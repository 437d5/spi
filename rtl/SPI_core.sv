==> flow/design.v <==
module SPI_core #(
    P_DATA_WIDTH = 8,
    P_CLK_DIV    = 1,
    P_CS_POLAR   = 1
) (
    input  logic button_0,
    input  logic button_1,
    input  logic clk_100,
    input  logic a_rst,
    input  logic s_rst,
    output logic SCK_HP,
    output logic SCK_LP,
    output logic SCK_HN,
    output logic SCK_LN,
    output logic CS,
    output logic MOSI
);
    wire next_count, start_send;
    wire ready, valid;
    wire [P_DATA_WIDTH-1:0] data;
    button_handler inst0 (
        .button_0(button_0),
        .button_1(button_1),
        .clk_100(clk_100),
        .a_rst(a_rst),
        .s_rst(s_rst),
        .next_count(next_count),
        .start_send(start_send)
    );
    data_former # (
        .P_DATA_WIDTH(P_DATA_WIDTH)
    ) inst1 (
        .next_count(next_count),
        .start_send(start_send),
        .clk_100(clk_100),
        .a_rst(a_rst),
        .s_rst(s_rst),
        .ready(ready),
        .valid(valid),
        .data(data)
    );
    transmitter # (
        .P_DATA_WIDTH(P_DATA_WIDTH),
        .P_CLK_DIV(P_CLK_DIV),
        .P_CS_POLAR(P_CS_POLAR)
    ) inst2 (
        .valid(valid),
        .data(data),
        .clk_100(clk_100),
        .a_rst(a_rst),
        .s_rst(s_rst),
        .ready(ready),
        .SCK_HP(SCK_HP),
        .SCK_LP(SCK_LP),
        .SCK_HN(SCK_HN),
        .SCK_LN(SCK_LN),
        .CS(CS),
        .MOSI(MOSI)
    );
endmodule
module button_handler (
    input  logic button_0,
    input  logic button_1,
    input  logic clk_100,
    input  logic s_rst,
    input  logic a_rst,
    output logic next_count,
    output logic start_send
);
    logic prev_btn_0, prev_btn_1;
    always_ff @(posedge clk_100 or posedge a_rst) begin
        if (a_rst) begin
            next_count <= 0;
            start_send <= 0;
            prev_btn_0 <= 0;
            prev_btn_1 <= 0;
        end else if (s_rst) begin
            next_count <= 0;
            start_send <= 0;
            prev_btn_0 <= 0;
            prev_btn_1 <= 0;
        end else begin
            next_count <= prev_btn_0 && ~button_0;
            start_send <= prev_btn_1 && ~button_1;
            prev_btn_0 <= button_0;
            prev_btn_1 <= button_1;
        end
    end
endmodule
module data_former # (
    parameter P_DATA_WIDTH = 8
) (
    input  logic                      next_count,
    input  logic                      start_send,
    input  logic                      clk_100,
    input  logic                      s_rst,
    input  logic                      a_rst,
    input  logic                      ready,
    output logic                      valid,
    output logic [P_DATA_WIDTH - 1:0] data
);
    logic [P_DATA_WIDTH - 1:0] cnt;
    always_ff @( posedge clk_100 or posedge a_rst ) begin
        if (a_rst) begin
            valid <=  0;
            cnt   <= '0;
        end else if (s_rst) begin
            valid <=  0;
            cnt   <= '0;
        end else begin
            if (next_count) begin
                cnt <= cnt + 1'b1;
            end
            if (start_send && ready) begin
                valid <= 1;
                data <= cnt;
            end else if (valid && ~ready) begin
                valid <= 0;
            end
        end
    end
endmodule
module transmitter #(
    P_DATA_WIDTH = 8,  
    P_CLK_DIV    = 2,  
    P_CS_POLAR   = 0  
) (
    input   logic                           valid,    
    input   logic    [P_DATA_WIDTH - 1:0]   data,     
    input   logic                           clk_100,  
    input   logic                           s_rst,    
    input   logic                           a_rst,    
    output  logic                           ready,    
    output  logic                           MOSI,     
    output  logic                           CS,       
    output  logic                           SCK_HP,   
    output  logic                           SCK_LP,   
    output  logic                           SCK_HN,   
    output  logic                           SCK_LN    
);
    logic busy;  
    logic [$clog2(P_DATA_WIDTH):0] data_cnt;  
    logic [P_DATA_WIDTH-1:0] shift_reg;
    assign ready = ~busy;
    assign CS = (P_CS_POLAR == 1) ? busy : ~busy;
    logic [$clog2(P_DATA_WIDTH)-1:0] clk_pos_cnt;
    logic [$clog2(P_DATA_WIDTH)-1:0] clk_neg_cnt;
    always_ff @(posedge clk_100 or posedge a_rst) begin
        if (a_rst) begin
            clk_pos_cnt <= '0;
            SCK_HP <= 1;
            SCK_LP <= 0;
        end else if (s_rst) begin
            clk_pos_cnt <= '0;
            SCK_HP <= 1;
            SCK_LP <= 0;
        end else if (busy) begin
            if (clk_pos_cnt == P_CLK_DIV - 1) begin
                clk_pos_cnt <= '0;
                SCK_HP <= ~SCK_HP;
                SCK_LP <= ~SCK_LP;
            end else begin
                clk_pos_cnt <= clk_pos_cnt + 1'b1;
            end
        end
    end
    always_ff @(negedge clk_100 or posedge a_rst) begin
        if (a_rst) begin
            clk_neg_cnt <= '0;
            SCK_HN <= 1;
            SCK_LN <= 0;
        end else if (s_rst) begin
            clk_neg_cnt <= '0;
            SCK_HN <= 1;
            SCK_LN <= 0;
        end else if (busy) begin
            if (clk_neg_cnt == P_CLK_DIV - 1) begin
                clk_neg_cnt <= '0;
                SCK_HN <= ~SCK_HN;
                SCK_LN <= ~SCK_LN;
            end else begin
                clk_neg_cnt <= clk_neg_cnt + 1'b1;
            end
        end
    end
    always_ff @(posedge clk_100 or posedge a_rst) begin
        if (a_rst) begin
            shift_reg <= 0;
            data_cnt  <= 1;
            busy      <= 0;
            MOSI      <= 0;
        end else if (s_rst) begin
            shift_reg <= 0;
            data_cnt  <= 1;
            busy      <= 0;
            MOSI      <= 0;
        end else begin
            if (valid && ready) begin
                shift_reg <= data;
                data_cnt <= P_DATA_WIDTH;
                busy <= 1;
            end else if (busy) begin
                if (SCK_HP) begin
                    MOSI <= shift_reg[P_DATA_WIDTH-1];
                    shift_reg <= shift_reg << 1;
                    data_cnt <= data_cnt - 1;
                    if (data_cnt == 0) begin
                        busy <= 0;
                        MOSI <= 0;
                    end
                end
            end
        end
    end
endmodule
# From RTL to reports: SPI_core

The steps from the RTL of SPI_core to its reports follow in flow order.
Line numbers count from 1 in the design file above.
The mark - stands for no value.

Top module: SPI_core
Clock: clk_100
Standard-cell library: sky130hd
Timing corner: tt_025C_1v80

# After elaboration

Yosys after proc, flatten, opt, wreduce and memory -nomap, before mapping. Memory bits, and registers merged into a memory's read port (data or address), are not among the register bits. Print and check cells are not counted. Equal cells are merged and count once.

$add $sub $neg: 4
$mul: 0
Divide/modulo/power cells: 0
Order comparisons: 0
Equality and inequality tests: 1
Shifts and indexed selects: 0
Mux-type cells: 45
Bitwise gates (word level): 9
Reduce/logical cells: 21

Operators by type and width:

| cell                                                        | count |
| 8-bit 2-to-1 mux                                            | 6 |
| 1-bit 2-to-1 mux                                            | 29 |
| 3-bit 2-to-1 mux                                            | 6 |
| 4-bit 2-to-1 mux                                            | 4 |
| 2-bit nonzero test                                          | 5 |
| 1-bit inverter                                              | 9 |
| 3-bit nonzero test                                          | 3 |
| 8-bit by 1-bit adder with 8-bit output with constant B      | 1 |
| 2-bit AND reduction                                         | 3 |
| 3-bit by 1-bit adder with 3-bit output with constant B      | 2 |
| 3-bit zero test                                             | 2 |
| 3-bit AND reduction                                         | 2 |
| 1-bit logical AND                                           | 5 |
| 4-bit by 1-bit subtractor with 4-bit output with constant B | 1 |
| 4-bit zero test                                             | 1 |
| 2-bit inequality test with constant B                       | 1 |

Register bits after elaboration: 45
Latch bits: 0
Memory bits (writable): 0
Memory bits (read-only): 0
Word width x clocked read ports: 0
Memory cells: 0
Bits of input ports: 5
Output and inout port bits: 6
Elaborated cells: 97

# Depth

Depth = most cells in a row (Yosys ltp): at word level without a register or memory, in the mapped netlist without a sequential cell, where the memories' decode and read muxes count.

Depth in word-level cells: 6
ABC_AREA: 0
Depth in mapped cells: 5

# Mapped cells and area

Source: synth_stat.txt of the flow (Yosys; design flattened, memories mapped). It holds for the ABC_AREA given above (unset counts as 0); a run with the other value may have another netlist.
Totals and module areas in this step are rounded.

Cell count: 190
Mapped area: 2050 µm²
Sequential part of the area: 1170 µm²
Mapped flip-flops: 45
Buffers: 12

Cell types:

| cell type                 | count | total area (µm²) |
| sky130_fd_sc_hd__dfrtp_1  | 30    | 750.72 |
| sky130_fd_sc_hd__edfxtp_1 | 8     | 240.23 |
| sky130_fd_sc_hd__dfrtn_1  | 4     | 100.096 |
| sky130_fd_sc_hd__ha_1     | 7     | 87.584 |
| sky130_fd_sc_hd__nand3_1  | 16    | 80.077 |
| sky130_fd_sc_hd__dfstp_2  | 3     | 78.826 |
| sky130_fd_sc_hd__nor2_1   | 21    | 78.826 |
| sky130_fd_sc_hd__a311oi_1 | 7     | 61.309 |
| sky130_fd_sc_hd__xor2_1   | 7     | 61.309 |
| sky130_fd_sc_hd__nand2_1  | 14    | 52.55 |
| sky130_fd_sc_hd__nand2b_1 | 8     | 50.048 |
| sky130_fd_sc_hd__a21oi_1  | 9     | 45.043 |
| sky130_fd_sc_hd__mux2i_1  | 4     | 40.038 |
| sky130_fd_sc_hd__nand4_1  | 5     | 31.28 |
| sky130_fd_sc_hd__inv_1    | 8     | 30.029 |
| sky130_fd_sc_hd__buf_2    | 5     | 25.024 |
| sky130_fd_sc_hd__nor4b_4  | 1     | 23.773 |
| sky130_fd_sc_hd__buf_4    | 3     | 22.522 |

Other cell types: 16; their cells: 30.
By module: a second synthesis without flattening, with its own total; a netlist apart from the flattened one above.

Cell total of the unflattened synthesis: 189
Area total of the unflattened synthesis: 2040 µm²

Each row is one instance without its submodules.

By module:

| module                       | instances | cells | area (µm²) |
| transmitter                  | 1         | 130   | 1220 |
| data_former (P_DATA_WIDTH=8) | 1         | 50    | 677 |
| button_handler               | 1         | 9     | 141 |
| SPI_core                     | 1         | 0     | 0.0 |

Below are 2 stored runs of the flow (Yosys, OpenROAD; platform sky130hd) on SPI_core, each with its settings and what was measured, unordered. Constraints: input delay and output delay 20% of the set period each, output load 0.01 pF.
"power consumption" is the tool's figure for a default switching activity; nothing was simulated.
Measured values are rounded.
A setting shown as n/a is not set for that run.

| setting or result                         | record 1 | record 2 |
| period_ns                                 | 2.73     | 3.33     |
| CORE_UTILIZATION                          | 16       | 62       |
| SETUP_SLACK_MARGIN                        | 0.39     | n/a      |
| PLACE_DENSITY_LB_ADDON                    | 0.27     | 0.15     |
| CELL_PAD_IN_SITES_DETAIL_PLACEMENT        | 1        | n/a      |
| ABC_AREA                                  | 0        | 1        |
| CTS_CLUSTER_SIZE                          | 68       | n/a      |
| SLEW_MARGIN                               | 0        | 20       |
| CAP_MARGIN                                | 20       | 5        |
| CORE_MARGIN                               | 2        | 2        |
| post-synthesis cell area (µm²)            | 2050     | 2100     |
| die size (µm²)                            | 13800    | 3880     |
| utilization after routing                 | 0.206    | 0.733    |
| worst setup slack after layout (ns)       | -0.150   | -0.016   |
| final setup TNS (ns)                      | -0.167   | -0.016   |
| worst hold slack in the final report (ns) | 0.473    | 0.417    |
| power consumption (uW)                    | 1430     | 1070     |
